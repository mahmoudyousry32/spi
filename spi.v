==> flow/design.v <==
module spi_ctrlr(clk,
				 rst,
				 start,
				 dvsr,
				 din,
				 dout,
				 miso,
				 mosi,
				 sclk,
				 done,
				 cpha,
				 cpol,
				 ready,
				 sclk_reg);
parameter DVSR = 65536;
parameter dvsr_w = $clog2(DVSR);
parameter D_BITS = 8;
localparam bit_counter_w = $clog2(D_BITS);
localparam IDLE	= 2'b00;
localparam WAIT_1 = 2'b01;
localparam WAIT_2 = 2'b10;
localparam MODE_0 = 2'b00;
localparam MODE_1 = 2'b01;
localparam MODE_2 = 2'b10;
localparam MODE_3 = 2'b11;
input clk;
input rst;
input start;
input [dvsr_w - 1 :0] dvsr;
input miso;
input [D_BITS - 1 :0] din;
input cpha;
input cpol;
output mosi;
output sclk;
output done;
output ready;
output [D_BITS - 1:0] dout;
output sclk_reg;
reg [dvsr_w :0] dvsr_reg;
reg [D_BITS - 1 :0] TX_reg;
reg [D_BITS - 1 :0] RX_reg;
reg [bit_counter_w - 1:0] bit_counter;
reg [1:0] state_reg;
reg [3:0] mode ;
reg sclk;
reg sclk_reg;
reg [3:0] next_state;
wire p_clk;
wire sclk_next;
always@(posedge clk ,negedge rst) 
if(!rst) sclk_reg <= 0;
else sclk_reg <= sclk_next;
always@(posedge clk ,negedge rst)
if(!rst)begin
state_reg <= IDLE;
bit_counter <= 0;
dvsr_reg <= 0;
RX_reg <=0;
TX_reg <= 0 ;
sclk <= 0;
end
else 
case(state_reg)
IDLE		:		begin
					if(start) begin 
					TX_reg <= din;
					bit_counter <= 0 ;
					dvsr_reg <= 0;
					state_reg <= WAIT_1;
					if(mode[0] || mode[3] ) sclk <= 0;
					else if( mode[1] || mode[2]) sclk <= 1;
					end
					else begin
					if(mode[0] || mode[1] ) sclk <= 0;
					else if( mode[2] || mode[3]) sclk <= 1;
					end
					end
WAIT_1		:		begin
					if(dvsr_reg == dvsr) begin
					state_reg <= WAIT_2;
					RX_reg <= {RX_reg[6:0],miso};
					dvsr_reg <= 0;
					if(mode[0] || mode[3] ) sclk <= 1;
					else if( mode[1] || mode[2]) sclk <= 0;
					end
					else 
					dvsr_reg <= dvsr_reg + 1;
					end
WAIT_2		:		begin
					if(dvsr_reg == dvsr) begin
					dvsr_reg <= 0;
					TX_reg <= {TX_reg[6:0],1'b0};
					if(bit_counter == D_BITS-1)begin					
					state_reg <= IDLE;
					if(mode[0] || mode[1] ) sclk <= 0;
					else if( mode[2] || mode[3]) sclk <= 1;
					end
					else begin
					bit_counter <= bit_counter + 1;
					state_reg <= WAIT_1;
					if(mode[0] || mode[3] ) sclk <= 0;
					else if( mode[1] || mode[2]) sclk <= 1;
					end
					end
					else dvsr_reg <= dvsr_reg + 1;
					end
endcase
always@* begin
mode = 0;
case({cpol,cpha})
MODE_0			:		mode = 4'b0001;
MODE_1			:		mode = 4'b0010;
MODE_2			:		mode = 4'b0100;
MODE_3			:		mode = 4'b1000;
endcase
end
always@* begin
next_state = state_reg ;
case(state_reg)
IDLE		:			 begin
						 if(start)begin
						 next_state = WAIT_1;
						 end
						 end
WAIT_1		:			 begin						 
						 if(dvsr_reg == dvsr) next_state = WAIT_2;
						 end
WAIT_2		:			 begin
						 if(dvsr_reg == dvsr )
						 if(bit_counter == dvsr)
						 next_state = IDLE;
						 else next_state = WAIT_1; 
						 end
endcase
end
assign p_clk = (next_state == WAIT_1 && mode[1] ) || (next_state == WAIT_2 && mode[0]);
assign sclk_next = cpol ? ~p_clk : p_clk;
assign mosi = TX_reg[D_BITS-1];
assign ready = state_reg == IDLE;
assign done = state_reg == WAIT_2 && (dvsr_reg == dvsr) && (bit_counter == D_BITS-1);
assign dout = RX_reg;
endmodule
======== Reports on spi_ctrlr ========
What the tools print for spi_ctrlr, step after step.
Line numbers count from 1 in the design file above.
A cell with - has no value.
inputs
  top ..................................... spi_ctrlr
  clock ................................... clk
  library ................................. sky130hd
  corner .................................. tt_025C_1v80

======== After elaboration ========
Source: Yosys, flattened and elaborated, memories not mapped. Widths are those after wreduce. Registers that Yosys merges into a memory's read port (data or address) are not register bits. Print and check cells do not count. Equal cells are merged and count once.
word-level totals
  elaborated cells ........................ 78
  input bits .............................. 30
  register bits ........................... 40
  ROM bits ................................ 0
  memory cells ............................ 0
  word width x clocked read ports ......... 0
  output and inout bits ................... 13
  bits in latches ......................... 0
  memory bits (writable) .................. 0
cells by class
  mux-type cells .......................... 33
  shift-type cells ........................ 0
  add/sub/neg operators ................... 2
  equality and inequality tests ........... 15
  multipliers ............................. 0
  reduce/logical cells .................... 20
  $lt $le $gt $ge ......................... 0
  bitwise operators ....................... 1
  divide/modulo/power cells ............... 0
operators with widths
  cell                                                              count
  17-bit parallel mux with 2-bit select                             1
  17-bit two-way mux                                                2
  17-bit by 1-bit adder with 17-bit output (second input constant)  1
  17-bit by 16-bit == test with 1-bit output                        1
  3-bit by 16-bit == test with 1-bit output                         1
  8-bit parallel mux with 2-bit select                              1
  4-bit parallel mux with 4-bit select                              1
  8-bit two-way mux                                                 2
  1-bit two-way mux                                                 13
  4-bit AND reduction                                               3
  2-bit parallel mux with 3-bit select                              2
  2-bit two-way mux                                                 6
  3-bit two-way mux                                                 3
  2-bit inequality test (second input constant)                     4
  2-bit == test (second input constant)                             3
  3-bit parallel mux with 2-bit select                              1
  1-bit logical OR                                                  5
  1-bit logical AND                                                 4
  2-bit by 1-bit == test with 1-bit output (second input constant)  2
  2-bit zero test                                                   2
  2-bit AND reduction                                               2
  4-bit by 1-bit == test with 1-bit output (second input constant)  1
  4-bit by 2-bit == test with 1-bit output (second input constant)  1
  3-bit by 1-bit adder with 3-bit output (second input constant)    1
  3-bit == test (second input constant)                             1
  3-bit inequality test (second input constant)                     1
  3-bit AND reduction                                               1
  3-bit nonzero test                                                1
Not listed: further kinds 4, cells in them 4.

======== Logic depth ========
Yosys ltp: most cells in a row. Word level: on the elaborated netlist, between registers, memories and ports. Mapped: between sequential cells and ports; inverters and the memories' decode and read muxes count.
depth
  depth in word-level cells ............... 9
  ABC_AREA ................................ 0
  mapped depth ............................ 10
  gate-level depth less buffers ........... 9

======== Synthesis result ========
Source: synth_stat.txt of the flow (Yosys; design flattened, memories mapped). It holds for the ABC_AREA given above (unset counts as 0); a run with the other value may have another netlist.
Totals and module areas in this step are rounded.
mapped netlist
  mapped flip-flops ....................... 40
  standard cells after synthesis .......... 246
  sequential part of the area ............. 0.001 sq mm
  buffer cells ............................ 6
  cell area after synthesis ............... 0.00238 sq mm
cell types
  cell                      count  total area (sq um)
  sky130_fd_sc_hd__dfrtp_1  40     1000.96
  sky130_fd_sc_hd__xor2_1   24     210.202
  sky130_fd_sc_hd__ha_1     11     137.632
  sky130_fd_sc_hd__nor2_1   33     123.869
  sky130_fd_sc_hd__mux2_2   9      101.347
  sky130_fd_sc_hd__mux2i_1  9      90.086
  sky130_fd_sc_hd__a21oi_1  13     65.062
  sky130_fd_sc_hd__xnor2_1  7      61.309
  sky130_fd_sc_hd__nand2_1  13     48.797
  sky130_fd_sc_hd__o21ai_0  9      45.043
  sky130_fd_sc_hd__inv_1    11     41.29
  sky130_fd_sc_hd__nor2b_1  6      37.536
  sky130_fd_sc_hd__a22o_1   4      35.034
  sky130_fd_sc_hd__nor3_1   7      35.034
  sky130_fd_sc_hd__and3_1   5      31.28
  sky130_fd_sc_hd__nand3_1  5      25.024
  sky130_fd_sc_hd__nand4_1  4      25.024
  sky130_fd_sc_hd__nor4_1   4      25.024
Other cell types: 21; their cells: 32.

======== Timing after synthesis ========
Source: OpenSTA report_checks on the synthesized netlist (no wires, ideal clock, input and output delay 20% of the period each), path of least setup slack; recovery checks are left aside. Register names are those of the netlist, which keeps one name where synthesis merged equal registers.
timing after synthesis
  kind .................................... reg-to-reg
  start ................................... register state_reg[0]
  end ..................................... register sclk_reg
  path slack .............................. 238 ps
  arrival ................................. 2242 ps
  required time ........................... 2480 ps
  setup time .............................. 80 ps
  clock period ............................ 2560 ps
  delay of the path ....................... 2322 ps
  path buffers ............................ 1
  stages on the path ...................... 11
  period reached after synthesis .......... 2322 ps
"delay of the path" is the arrival time less input delay plus setup time.
"stages on the path": output pins that drive a net of the path, with the launching flip-flop's if there is one; two outputs of one cell count as two.
"period reached after synthesis" is the clock period less the worst setup slack; recovery checks do not enter. This is arithmetic on one report: input and output delays are still those of the set period (20% each).
Between the ends stands the longest chain of elaborated cells between them, by number of cells; it is not shown to be the way that was timed. Of several equally long chains one is given.
Each line given opens the expression or statement behind the cell; cells for indexed reads and writes are added by Yosys, which also makes memories of some case tables.
A register here has more assigning lines than the two given.
between the ends, after synthesis
  cell sequence ........................... sky130_fd_sc_hd__dfrtp_1 -> sky130_fd_sc_hd__inv_1 -> sky130_fd_sc_hd__ha_1 -> sky130_fd_sc_hd__and2b_1 -> sky130_fd_sc_hd__or2_2 -> sky130_fd_sc_hd__clkbuf_1 -> sky130_fd_sc_hd__nor2_1 -> sky130_fd_sc_hd__or4_1 -> sky130_fd_sc_hd__o311a_1 -> sky130_fd_sc_hd__mux2i_1 -> sky130_fd_sc_hd__xnor2_1
  length of the longest elaborated chain .. 7
  elaborated cells between the ends (all ways) .. 14
  classes of those cells .................. eq/ne: 4; mux: 5; logic: 1; reduce/logical: 4
ends and longest elaborated chain, after synthesis
  what                                      RTL line  text
  from (decl)                               44        reg [1:0] state_reg;
  from (assign)                             56        state_reg <= IDLE;
  from (assign)                             70        state_reg <= WAIT_1;
  2-bit zero test                           120       case(state_reg)
  2-bit parallel mux with 3-bit select      120
  4-bit by 1-bit == test with 1-bit output  137       assign p_clk = (next_state == WAIT_1 && mode[1] ) || (next_state == WAIT_2 && mode[0]);
  1-bit logical AND                         137
  1-bit logical OR                          137
  1-bit NOT                                 138       assign sclk_next = cpol ? ~p_clk : p_clk;
  1-bit two-way mux                         138
  to (assign)                               52        if(!rst) sclk_reg <= 0;
  to (assign)                               53        else sclk_reg <= sclk_next;
  to (decl)                                 39        output sclk_reg;

======== Path in the finished layout ========
Path of least setup slack in the final report of run 2 (OpenROAD, finished layout, wires in). Where an end is a register, its clock arrival counts in the times.
The path's times are printed in steps of 10 ps; the period is the one set.
timing post-layout
  kind .................................... input-to-output
  start ................................... input dvsr[13]
  end ..................................... output done
  required time ........................... 2620 ps
  clock period ............................ 3270 ps
  path buffers ............................ 2
  stages on the path ...................... 7
  output delay ............................ 650 ps
  arrival ................................. 2400 ps
  path slack .............................. 210 ps
Between the ends stands the longest chain of elaborated cells between them, by number of cells; it is not shown to be the way that was timed. Of several equally long chains one is given.
between the ends, post-layout
  cell sequence ........................... sky130_fd_sc_hd__clkdlybuf4s50_1 -> sky130_fd_sc_hd__xor2_1 -> sky130_fd_sc_hd__nor4_1 -> sky130_fd_sc_hd__nand4_1 -> sky130_fd_sc_hd__or2_1 -> sky130_fd_sc_hd__nor2_1 -> sky130_fd_sc_hd__dlygate4sd2_1
  length of the longest elaborated chain .. 3
  elaborated cells between the ends (all ways) .. 3
  classes of those cells .................. eq/ne: 1; reduce/logical: 2
ends and longest elaborated chain, post-layout
  what                                        RTL line  text
  from (decl)                                 29        input [dvsr_w - 1 :0] dvsr;
  17-bit by 16-bit == test with 1-bit output  141       assign done = state_reg == WAIT_2 && (dvsr_reg == dvsr) && (bit_counter == D_BITS-1);
  1-bit logical AND (2 in a row)              141
  to (decl)                                   36        output done;

FLOW RESULTS
============

Design spi_ctrlr on sky130hd. What follows are 2 stored runs of the flow, each under its own settings; their order means nothing. The constraints put input and output delay at 20% of the set period each and load the outputs with 0.01 pF.
"achieved clock period" = clock period - worst setup slack. The figure is calculated, with input and output delays left at 20% of the set period.
"time on the worst setup path": the worst setup path's part of the clock period (all of it between registers, 20% less for each end at a port) less its slack. A launch clock that arrives late makes it longer, a capture clock that arrives late makes it shorter.
"total power after layout": no workload was simulated; the value follows from the tool's default switching activity.
"time on the worst setup path" is given in steps of 10 ps.
Results are given in rounded form.

---- run 1 ----
settings
  period_ns = 1.56
  CORE_UTILIZATION = 49
  SETUP_SLACK_MARGIN = 0.09
  CORE_ASPECT_RATIO = 0.56
  CELL_PAD_IN_SITES_DETAIL_PLACEMENT = 1
  GPL_ROUTABILITY_DRIVEN = 0
  CTS_CLUSTER_DIAMETER = 170
  SLEW_MARGIN = 30
  CAP_MARGIN = 20
  CORE_MARGIN = 2
results
  not finished: placement ended with error DPL-0033

---- run 2 ----
settings
  period_ns = 3.27
  CORE_UTILIZATION = 53
  PLACE_DENSITY_LB_ADDON = 0.17
  CELL_PAD_IN_SITES_DETAIL_PLACEMENT = 0
  ABC_AREA = 0
  CTS_CLUSTER_DIAMETER = 393
  CAP_MARGIN = 20
  SLEW_MARGIN = 40
  MIN_ROUTING_LAYER = met2
  MAX_ROUTING_LAYER = met4
  CORE_MARGIN = 2
results
  standard-cell area after routing ........ 0.00303 sq mm
  time on the worst setup path ............ 1750 ps
  type of the worst setup path ............ input-to-output
  post-route setup TNS .................... 0 ps
  worst setup slack after layout .......... 213 ps
  total power after layout ................ 0.00126 W
  achieved clock period ................... 3057 ps
  synthesis area .......................... 0.00238 sq mm
  area of the die ......................... 0.00504 sq mm
